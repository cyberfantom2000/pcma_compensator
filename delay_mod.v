==> flow/design.v <==
module delay_mod #(
	parameter IN_D_WIDTH  = 10,
	parameter OUT_D_WIDTH = 16,
	parameter DELAY	      = 17
)(
	input 				    clk    ,
	input 				    reset_n,
	input				    vld    ,   
	input [IN_D_WIDTH-1 :0] din    ,
	output[OUT_D_WIDTH-1:0] dout	
);
genvar i;
	wire signed[OUT_D_WIDTH-1:0] din_w = $signed(din);
generate
	for(i=0; i<DELAY; i=i+1)begin:tap
		reg signed [OUT_D_WIDTH-1:0] r = 0;
		if(i==0) begin
			always@(posedge clk) begin
				if(!reset_n) r <= 0;
				else if(vld) r <= din_w;
			end
		end else begin
			always@(posedge clk) begin
				if(!reset_n) tap[i].r <= 0;
				else if(vld) tap[i].r <= tap[i-1].r;
			end
		end
	end
endgenerate
assign dout  = tap[DELAY-1].r;
endmodule
Reports on delay_mod
Tool output for the design above, in the order of the flow.
Line numbers count from 1 in the design file above.
Cell names lack the library's common part.
{ "setup": {"top_module": "delay_mod", "clock": "clk", "cell_library": "sky130hd", "lib_corner": "tt_025C_1v80"} }

Word level
Yosys after proc, flatten, opt, wreduce and memory -nomap, before mapping. Enables and synchronous resets that opt folds into registers are not counted as muxes. Memory bits, and registers merged into a memory's read port (data or address), are not among the register bits. Print and check cells are not counted. Equal cells are merged and count once.
{ "bits": {"wordCells": 17, "output_inout_bits": 16, "in_bits": 13, "ff_bits": 170} }

Logic depth
Depth = most cells in a row (Yosys ltp): at word level without a register or memory, in the mapped netlist without a sequential cell, where the memories' decode and read muxes count.
{ "depth": {"depth_word": 0, "ABC_AREA": 0, "mapped_depth": 5, "mapped_depth_nobuf": 2} }

After synthesis
Yosys stat after the flow's synthesis: flattened, memories mapped to cells. It holds for the ABC_AREA given above (unset counts as 0); a run with the other value may have another netlist.
The area totals of this step are shown rounded.
{ "types": {"columns": ["cell", "n", "type_area_um2"], "rows": [
  ["dfxtp_1", 170, 3.4E+03],
  ["mux2i_1", 170, 1.7E+03],
  ["nor2b_1", 170, 1063.52],
  ["buf_8", 10, 150.144],
  ["buf_4", 14, 105.101],
  ["clkbuf_1", 17, 63.811],
  ["buf_6", 1, 11.261],
  ["buf_2", 2, 10.01]
]} }
{ "synth_totals": {"buffers": 44, "yosys_area_um2": 6500, "seq_area_um2": 3400, "cells": 554, "ff_cells": 170} }

Path before layout
Source: OpenSTA report_checks on the synthesized netlist (no wires, ideal clock, input and output delay 20% of the period each), path of least setup slack; recovery checks are left aside. Register names are those of the netlist, which keeps one name where synthesis merged equal registers.
{ "synth_timing": {"path_type": "input port to flip-flop", "from": "input vld", "to": "register tap[0].r[0]", "in_delay_ns": 0.266, "t_arrival_ns": 0.961, "path_stages": 5, "path_buffers": 3, "setup_slack_ns": 0.253, "period_ns": 1.33, "required_time_ns": 1.214, "path_delay_ns": 0.811, "setup_time_ns": 0.116, "t_first_pin_ns": 0.266, "period_less_setup_slack_ns": 1.077} }
"path_delay_ns" = arrival - input delay + setup time.
"path_stages": output pins that drive a net of the path, with the launching flip-flop's if there is one; two outputs of one cell count as two.
"period_less_setup_slack_ns" is the clock period less the worst setup slack; recovery checks do not enter. This is arithmetic on one report: input and output delays are still those of the set period (20% each).
{ "synth_between": {"path_cell_list": "buf_4 buf_6 buf_8 mux2i_1 nor2b_1"} }
{ "synth_rtl": {"columns": ["item", "line_no", "source"], "rows": [
  ["from (decl)", 8, "input vld ,"],
  ["to (assign)", 19, "if(!reset_n) r <= 0;"],
  ["to (assign)", 20, "else if(vld) r <= din_w;"],
  ["to (decl)", 16, "reg signed [OUT_D_WIDTH-1:0] r = 0;"]
]} }
No chain of elaborated cells between the ends is given.

Timing after layout
From the final timing report of flow run A: the path of least setup slack in the routed layout; clock arrival at registers is part of the times.
{ "layout_timing": {"path_type": "flip-flop to output port", "from": "register (no name shown)", "to": "output dout[12]", "path_buffers": 1, "required_time_ns": 1.73, "t_first_pin_ns": 0.41, "output_delay_ns": 0.43, "t_arrival_ns": 1.07, "setup_slack_ns": 0.66, "path_stages": 2, "period_ns": 2.16} }
{ "layout_between": {"path_cell_list": "dfxtp_2 dlygate4sd2_1", "elab_chain_len": 0, "cone_cells": 0, "cone_lines": 0} }
{ "layout_rtl": {"columns": ["item", "line_no", "source"], "rows": [
  ["to (decl)", 10, "output[OUT_D_WIDTH-1:0] dout"]
]} }

==> runs of delay_mod <==
2 stored runs of delay_mod in the flow (synthesis by Yosys, layout by OpenROAD, sky130hd cells), in arbitrary order. Constraints: input delay and output delay 20% of the set period each, output load 0.01 pF.
"period_less_ws_ns" is the run's clock period less its worst setup slack. It is reckoned from that one timing run; input and output delays stay at 20% of the period that was set.
"worst_path_ns": the worst setup path's part of the clock period (all of it between registers, 20% less for each end at a port) less its slack. A launch clock that arrives late makes it longer, a capture clock that arrives late makes it shorter.
By "power_total_w" is meant OpenSTA's value without simulated activity: inputs other than the clock are taken to toggle once in ten clock periods, and the tool carries that through the logic.
Values from the reports are rounded here.
[
  {
    "run": "flow run A",
    "settings": { "period_ns": 2.16, "CORE_UTILIZATION": 52, "SETUP_SLACK_MARGIN": 0.53, "PLACE_DENSITY": 0.78, "CORE_ASPECT_RATIO": 1.07, "ABC_AREA": 0, "GPL_TIMING_DRIVEN": 1, "GPL_ROUTABILITY_DRIVEN": 0, "CTS_CLUSTER_SIZE": 49, "CAP_MARGIN": 10, "CORE_MARGIN": 2, "SLEW_MARGIN": 20 },
    "results": { "post_synth_area_um2": 6500, "worst_path_ns": 1.07, "worst_setup_path_type": "flip-flop to output port", "design.die.area_um2": 13000, "post_route_stdcell_area_um2": 7400, "final_util_pct": 60, "fin_hold_ws_ns": 0.51, "power_total_w": 0.0065, "period_less_ws_ns": 1.498, "final_setup_tns_ns": 0.000, "worstSetupSlack_ns": 0.66 }
  },
  {
    "run": "flow run B",
    "settings": { "period_ns": 1.08, "CORE_UTILIZATION": 40, "PLACE_DENSITY_LB_ADDON": 0.17, "CORE_MARGIN": 7, "CELL_PAD_IN_SITES_GLOBAL_PLACEMENT": 1, "CELL_PAD_IN_SITES_DETAIL_PLACEMENT": 2, "TNS_END_PERCENT": 85, "MAX_ROUTING_LAYER": "met5", "CAP_MARGIN": 20, "SLEW_MARGIN": 20 },
    "results": { "final_util_pct": 48, "final_setup_tns_ns": -0.45, "post_synth_area_um2": 6500, "fin_hold_ws_ns": 0.22, "worst_path_ns": 0.93, "worst_setup_path_type": "flip-flop to output port", "period_less_ws_ns": 1.149, "power_total_w": 0.013, "post_route_stdcell_area_um2": 7600, "design.die.area_um2": 20000, "worstSetupSlack_ns": -0.069 }
  }
]

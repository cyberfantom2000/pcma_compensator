==> flow/design.v <==
module hard_decoder #(
	parameter IQ_WIDTH = 10
)(
	input	clk,
	input   reset_n,
	input  [2         :0]  psk_type,   
	input   			   iq_val,
	input  [IQ_WIDTH-1:0]  i_data_I,
	input  [IQ_WIDTH-1:0]  i_data_Q,
	output 				   o_val,
	output [IQ_WIDTH-1:0]  o_data_I,
	output [IQ_WIDTH-1:0]  o_data_Q
);
localparam[2:0] QPSK  = 3'b001;
localparam[2:0] PSK_8 = 3'b010;
reg signed[IQ_WIDTH-1:0] reg_I, reg_Q;
reg signed[IQ_WIDTH-1:0] out_I, out_Q;
reg 			   	     e_o;
reg 			         even = 1;
genvar i;
generate
	for(i=0; i<2; i=i+1) begin : sh
		reg val;
		if(i==0) begin
			always@(posedge clk) begin
				if(!reset_n) val <= 0;
				else         val <= iq_val;
			end
		end else begin
			always@(posedge clk) begin
				if(!reset_n) sh[i].val <= 0;
				else         sh[i].val <= sh[i-1].val;
			end	
		end
	end
endgenerate
always@(posedge clk) begin
	if(!reset_n) begin
		reg_I  <= 0;
		reg_Q  <= 0;
	end else begin
		reg_I  <= i_data_I;
		reg_Q  <= i_data_Q;
	end
end
always@(posedge clk) begin
	if(!reset_n) begin
		e_o   <= 0;
		even  <= 1;
	end else if(iq_val) begin
		if(even)  e_o <= 1;      
		else      e_o <= 0;		
		if(even) even <= 0;
		else	 even <= 1;
	end else begin
		e_o <= 0;
	end
end
always@(posedge clk) begin
	if(!reset_n) begin
		out_I <= 0;
		out_Q <= 0;
	end else begin
		case(psk_type)
			QPSK: begin
				if(e_o) begin
					if( ~reg_I[IQ_WIDTH-1] && ~reg_Q[IQ_WIDTH-1] ) begin		   
						out_I <= $signed( 10'd180);
						out_Q <= $signed( 10'd180);
					end else if( reg_I[IQ_WIDTH-1] && ~reg_Q[IQ_WIDTH-1] ) begin   
						out_I <= $signed(-10'd180);
						out_Q <= $signed( 10'd180);					
					end else if( ~reg_I[IQ_WIDTH-1] && reg_Q[IQ_WIDTH-1] ) begin   
						out_I <= $signed( 10'd180);
						out_Q <= $signed(-10'd180);
					end else begin												   
						out_I <= $signed(-10'd180);
						out_Q <= $signed(-10'd180);
					end
				end else if(sh[0].val) begin
						out_I <= 10'd0;
						out_Q <= 10'd0;
				end
			end
			PSK_8: begin
				if(e_o) begin
					if( ~reg_I[IQ_WIDTH-1] && ~reg_Q[IQ_WIDTH-1] ) begin			  
						if( reg_I >= reg_Q ) begin							 
							out_I <= $signed( 10'd256);
							out_Q <= $signed( 10'd98 );
						end else begin										 
							out_I <= $signed( 10'd98 );
							out_Q <= $signed( 10'd256);
						end
					end else if( reg_I[IQ_WIDTH-1] && ~reg_Q[IQ_WIDTH-1] ) begin  
						if( -reg_I >= reg_Q ) begin						    
							out_I <= $signed(-10'd256);
							out_Q <= $signed( 10'd98 );
						end else begin									    
							out_I <= $signed(-10'd98 );
							out_Q <= $signed( 10'd256);
						end
					end else if( ~reg_I[IQ_WIDTH-1] && reg_Q[IQ_WIDTH-1] ) begin
						if( reg_I >= -reg_Q ) begin						    
							out_I <= $signed( 10'd256);
							out_Q <= $signed(-10'd98 );
						end else begin									    
							out_I <= $signed( 10'd98 );
							out_Q <= $signed(-10'd256);
						end
					end else begin
						if( reg_I <= reg_Q ) begin						    
							out_I <= $signed(-10'd256);
							out_Q <= $signed(-10'd98 );
						end else begin									    
							out_I <= $signed(-10'd98 );
							out_Q <= $signed(-10'd256);
						end
					end
				end else if(sh[0].val) begin
						out_I <= 10'd0;
						out_Q <= 10'd0;
				end
			end
			default: begin  
				if(e_o) begin
					if( ~reg_I[IQ_WIDTH-1] && ~reg_Q[IQ_WIDTH-1] ) begin		   
						out_I <= $signed( 10'd180);
						out_Q <= $signed( 10'd180);
					end else if( reg_I[IQ_WIDTH-1] && ~reg_Q[IQ_WIDTH-1] ) begin   
						out_I <= $signed(-10'd180);
						out_Q <= $signed( 10'd180);					
					end else if( ~reg_I[IQ_WIDTH-1] && reg_Q[IQ_WIDTH-1] ) begin   
						out_I <= $signed( 10'd180);
						out_Q <= $signed(-10'd180);
					end else begin												   
						out_I <= $signed(-10'd180);
						out_Q <= $signed(-10'd180);
					end
				end else if(sh[0].val) begin
						out_I <= 10'd0;
						out_Q <= 10'd0;
				end
			end
		endcase
	end
end
assign o_data_I = out_I;
assign o_data_Q = out_Q;
assign o_val    = sh[1].val;
endmodule
### From RTL to reports: hard_decoder

What the tools print for hard_decoder, step after step.
Line numbers count from 1 in the design file above.
Operators carry their Yosys type and port widths (W data, S select, Z words).
Library cell names are shortened.
The mark n/a stands for no value.

| inputs | value |
|---|---|
| top module | hard_decoder |
| clock port | clk |
| standard-cell library | sky130hd |
| timing corner | tt_025C_1v80 |

### After elaboration

Counts by Yosys on the flattened word-level netlist (proc, flatten, opt, wreduce; memories kept). Register bits leave out memories and registers merged into their read ports (data or address); mux counts leave out enables and synchronous resets folded into registers. Print and check cells are left out. Cells with the same type and inputs are merged into one.

| word-level totals | value |
|---|---|
| register bits after elaboration | 44 |
| input port bits | 26 |

| operators by class | value |
|---|---|
| add/subtract/negate cells | 2 |
| magnitude comparators | 4 |
| equality and inequality tests | 1 |
| muxes and demuxes | 29 |
| bitwise gates (word level) | 2 |
| reductions and logical operators | 4 |

Operators by type and width:

| kind | count |
|---|---|
| $mux W10 | 18 |
| $mux W8 | 5 |
| $mux W9 | 4 |
| $ge A10 B10 Y1 | 3 |
| $neg A10 Y10 | 2 |
| $le A10 B10 Y1 | 1 |
| $logic_and A1 B1 Y1 | 3 |
| $eq A3 B2 Y1 const B | 1 |
| $not A1 Y1 | 2 |
| $reduce_and A2 Y1 | 1 |
| $mux W1 | 2 |

### Longest topological paths

Depth = most cells in a row (Yosys ltp): at word level without a register or memory, in the mapped netlist without a sequential cell, where the memories' decode and read muxes count.

| depth | value |
|---|---|
| depth after elaboration | 8 |
| ABC_AREA | 0 |
| mapped depth | 12 |
| gate-level depth less buffers | 12 |

### After synthesis

The flow's flattened synthesis, as Yosys stat reports it; memories are mapped. The netlist is that of the ABC_AREA named above (0 if unset); the other value can give another one.

Cells by type:

| cell | count | total area (um^2) |
|---|---|---|
| dfxtp_1 | 44 | 880.845 |
| ha_1 | 32 | 400.384 |
| and2_1 | 22 | 137.632 |
| xnor2_1 | 13 | 113.859 |
| inv_1 | 22 | 82.579 |
| a21oi_1 | 16 | 80.077 |
| nor2_1 | 19 | 71.318 |
| nand2_1 | 18 | 67.565 |
| a21o_1 | 7 | 52.55 |
| o21ai_0 | 8 | 40.038 |
| o21a_1 | 5 | 37.536 |
| xor2_1 | 4 | 35.034 |
| clkbuf_1 | 8 | 30.029 |
| o2111ai_1 | 3 | 26.275 |
| o311ai_4 | 1 | 26.275 |
| and3_1 | 4 | 25.024 |
| nand2b_1 | 4 | 25.024 |
| nor3_1 | 5 | 25.024 |

Other cell types: 30; their cells: 52.

| synthesis totals | value |
|---|---|
| standard cells after synthesis | 287 |
| mapped area | 2,587.5 um^2 |
| sequential part of the area | 880.8 um^2 |
| mapped flip-flops | 44 |
| buffers | 8 |

### Timing after synthesis

OpenSTA on the mapped netlist: ideal clock, no wires. The path of least setup slack (recovery checks aside). Input and output delay are each 20% of the period. Register names are those of the netlist, which keeps one name where synthesis merged equal registers.

| timing after synthesis | value |
|---|---|
| path kind | register to register |
| start | register reg_Q[0] |
| end | register out_I[1] |
| period | 3.15 ns |
| setup time | 0.117 ns |
| launch time at the first pin | 0.000 ns |
| arrival time | 2.648 ns |
| data required time | 3.033 ns |
| path slack | 0.384 ns |
| path delay | 2.765 ns |
| driving pins on the path | 13 |
| synthesis period reached | 2.766 ns |

"path delay" is the arrival time less input delay plus setup time.
"driving pins on the path": output pins that drive a net of the path, with the launching flip-flop's if there is one; two outputs of one cell count as two.
"synthesis period reached" = period - worst setup slack (recovery checks aside). The figure is calculated, with input and output delays left at 20% of the set period.
The rows between start and end are the longest chain of elaborated cells between them; the timing report does not say that the signal goes this way. Where chains are equally long, one stands for them.
A line is the first line of the expression or statement that the cell stems from. Yosys adds cells for indexed reads and writes and turns some case tables into memories.
A register here has more assigning lines than the two given.

| between the ends, after synthesis | value |
|---|---|
| cell sequence | dfxtp_1 > nor3_1 > and3_1 > nand2_1 > nor4_1 > xnor2_1 > ha_1 > nand2_1 > o21bai_1 > a21oi_1 > o31ai_4 > or4b_1 > a32o_1 |
| cells in the longest elaborated chain | 8 |
| elaborated cells between the ends (all ways) | 14 |
| RTL lines with such cells | 9 |
| those cells by class | 1 x add/sub; 4 x compare; 9 x mux |

Ends and longest elaborated chain, after synthesis:

| what | line | text |
|---|---|---|
| from (decl) | 16 | `reg signed[IQ_WIDTH-1:0] reg_I, reg_Q;` |
| from (assign) | 40 | `reg_Q <= 0;` |
| from (assign) | 43 | `reg_Q <= i_data_Q;` |
| $neg A10 Y10 | 104 | `if( reg_I >= -reg_Q ) begin` |
| $ge A10 B10 Y1 | 104 |  |
| $mux W9 | 104 |  |
| $mux W10 | 103 | `end else if( ~reg_I[IQ_WIDTH-1] && reg_Q[IQ_WIDTH-1] ) begin` |
| $mux W10 | 95 | `end else if( reg_I[IQ_WIDTH-1] && ~reg_Q[IQ_WIDTH-1] ) begin` |
| $mux W10 | 87 | `if( ~reg_I[IQ_WIDTH-1] && ~reg_Q[IQ_WIDTH-1] ) begin` |
| $mux W10 | 86 | `if(e_o) begin` |
| $mux W10 | 64 | `case(psk_type)` |
| to (assign) | 68 | `out_I <= $signed( 10'd180);` |
| to (assign) | 71 | `out_I <= $signed(-10'd180);` |
| to (decl) | 17 | `reg signed[IQ_WIDTH-1:0] out_I, out_Q;` |

### Path in the finished layout

Path of least setup slack in the final report of run A (OpenROAD, finished layout, wires in). Where an end is a register, its clock arrival counts in the times.

| timing after layout | value |
|---|---|
| path kind | register to register |
| start | register reg_Q[0] |
| end | register out_I[1] |
| period | 2.58 ns |
| setup time | 0.10 ns |
| launch time at the first pin | 0.29 ns |
| arrival time | 2.90 ns |
| data required time | 2.78 ns |
| path slack | -0.12 ns |
| driving pins on the path | 13 |

The rows between start and end are the longest chain of elaborated cells between them; the timing report does not say that the signal goes this way. Where chains are equally long, one stands for them.
A register here has more assigning lines than the two given.

| between the ends, after layout | value |
|---|---|
| cell sequence | dfxtp_2 > nor3_4 > and3_4 > nand2_2 > nor4_4 > xnor2_1 > ha_1 > nand2_1 > o41ai_2 > a21oi_2 > o31ai_4 > or4b_1 > a32o_1 |
| cells in the longest elaborated chain | 8 |
| elaborated cells between the ends (all ways) | 14 |
| RTL lines with such cells | 9 |
| those cells by class | 1 x add/sub; 4 x compare; 9 x mux |

Ends and longest elaborated chain, after layout:

| what | line | text |
|---|---|---|
| from (decl) | 16 | `reg signed[IQ_WIDTH-1:0] reg_I, reg_Q;` |
| from (assign) | 40 | `reg_Q <= 0;` |
| from (assign) | 43 | `reg_Q <= i_data_Q;` |
| $neg A10 Y10 | 104 | `if( reg_I >= -reg_Q ) begin` |
| $ge A10 B10 Y1 | 104 |  |
| $mux W9 | 104 |  |
| $mux W10 | 103 | `end else if( ~reg_I[IQ_WIDTH-1] && reg_Q[IQ_WIDTH-1] ) begin` |
| $mux W10 | 95 | `end else if( reg_I[IQ_WIDTH-1] && ~reg_Q[IQ_WIDTH-1] ) begin` |
| $mux W10 | 87 | `if( ~reg_I[IQ_WIDTH-1] && ~reg_Q[IQ_WIDTH-1] ) begin` |
| $mux W10 | 86 | `if(e_o) begin` |
| $mux W10 | 64 | `case(psk_type)` |
| to (assign) | 68 | `out_I <= $signed( 10'd180);` |
| to (assign) | 71 | `out_I <= $signed(-10'd180);` |
| to (decl) | 17 | `reg signed[IQ_WIDTH-1:0] out_I, out_Q;` |

Measured data: module hard_decoder, platform sky130hd, 2 stored runs of the flow under differing settings, order arbitrary. Input and output delays are each 20% of the period that was set; the output load is 0.01 pF.
"achieved period" = clock period - worst setup slack. The figure is calculated, with input and output delays left at 20% of the set period.
"worst path time" means the part of the period allowed to the worst setup path (the constraints hold back 20% at inputs and 20% at outputs) less its slack; where the path has registers, the arrival times of their clocks count too.
"total power of the final layout" is the tool's figure for a default switching activity; nothing was simulated.

#### Run A

| setting | value |
|---|---|
| period_ns | `2.58` |
| CORE_UTILIZATION | `42` |
| SETUP_SLACK_MARGIN | `0.47` |
| PLACE_DENSITY_LB_ADDON | `0.1` |
| HOLD_SLACK_MARGIN | `0.15` |
| CORE_MARGIN | `6` |
| GPL_ROUTABILITY_DRIVEN | `0` |
| CTS_CLUSTER_DIAMETER | `343` |
| CAP_MARGIN | `20` |
| SLEW_MARGIN | `20` |

| result | value |
|---|---|
| achieved period | 2.696 ns |
| lowest hold slack | 0.484 ns |
| worst setup slack after layout | -0.116 ns |
| total power of the final layout | 1,832 uW |
| die footprint | 8,188.4 um^2 |
| standard-cell area after layout | 3,684.8 um^2 |
| chip area after synthesis (Yosys) | 2,587.5 um^2 |
| worst path time | 2.70 ns |
| critical path kind | register to register |

#### Run B

| setting | value |
|---|---|
| period_ns | `2.07` |
| CORE_UTILIZATION | `44` |
| SETUP_SLACK_MARGIN | `0.25` |
| PLACE_DENSITY | `0.56` |
| TNS_END_PERCENT | `75` |
| ABC_AREA | `1` |
| GPL_TIMING_DRIVEN | `1` |
| GPL_ROUTABILITY_DRIVEN | `1` |
| CTS_CLUSTER_SIZE | `66` |
| CAP_MARGIN | `20` |
| CORE_MARGIN | `2` |
| SLEW_MARGIN | `20` |

| result | value |
|---|---|
| lowest hold slack | 0.441 ns |
| achieved period | 2.630 ns |
| worst setup slack after layout | -0.560 ns |
| worst path time | 2.63 ns |
| critical path kind | register to register |
| standard-cell area after layout | 3,862.4 um^2 |
| total power of the final layout | 2,274 uW |
| die footprint | 6,713.3 um^2 |
| chip area after synthesis (Yosys) | 2,672.6 um^2 |
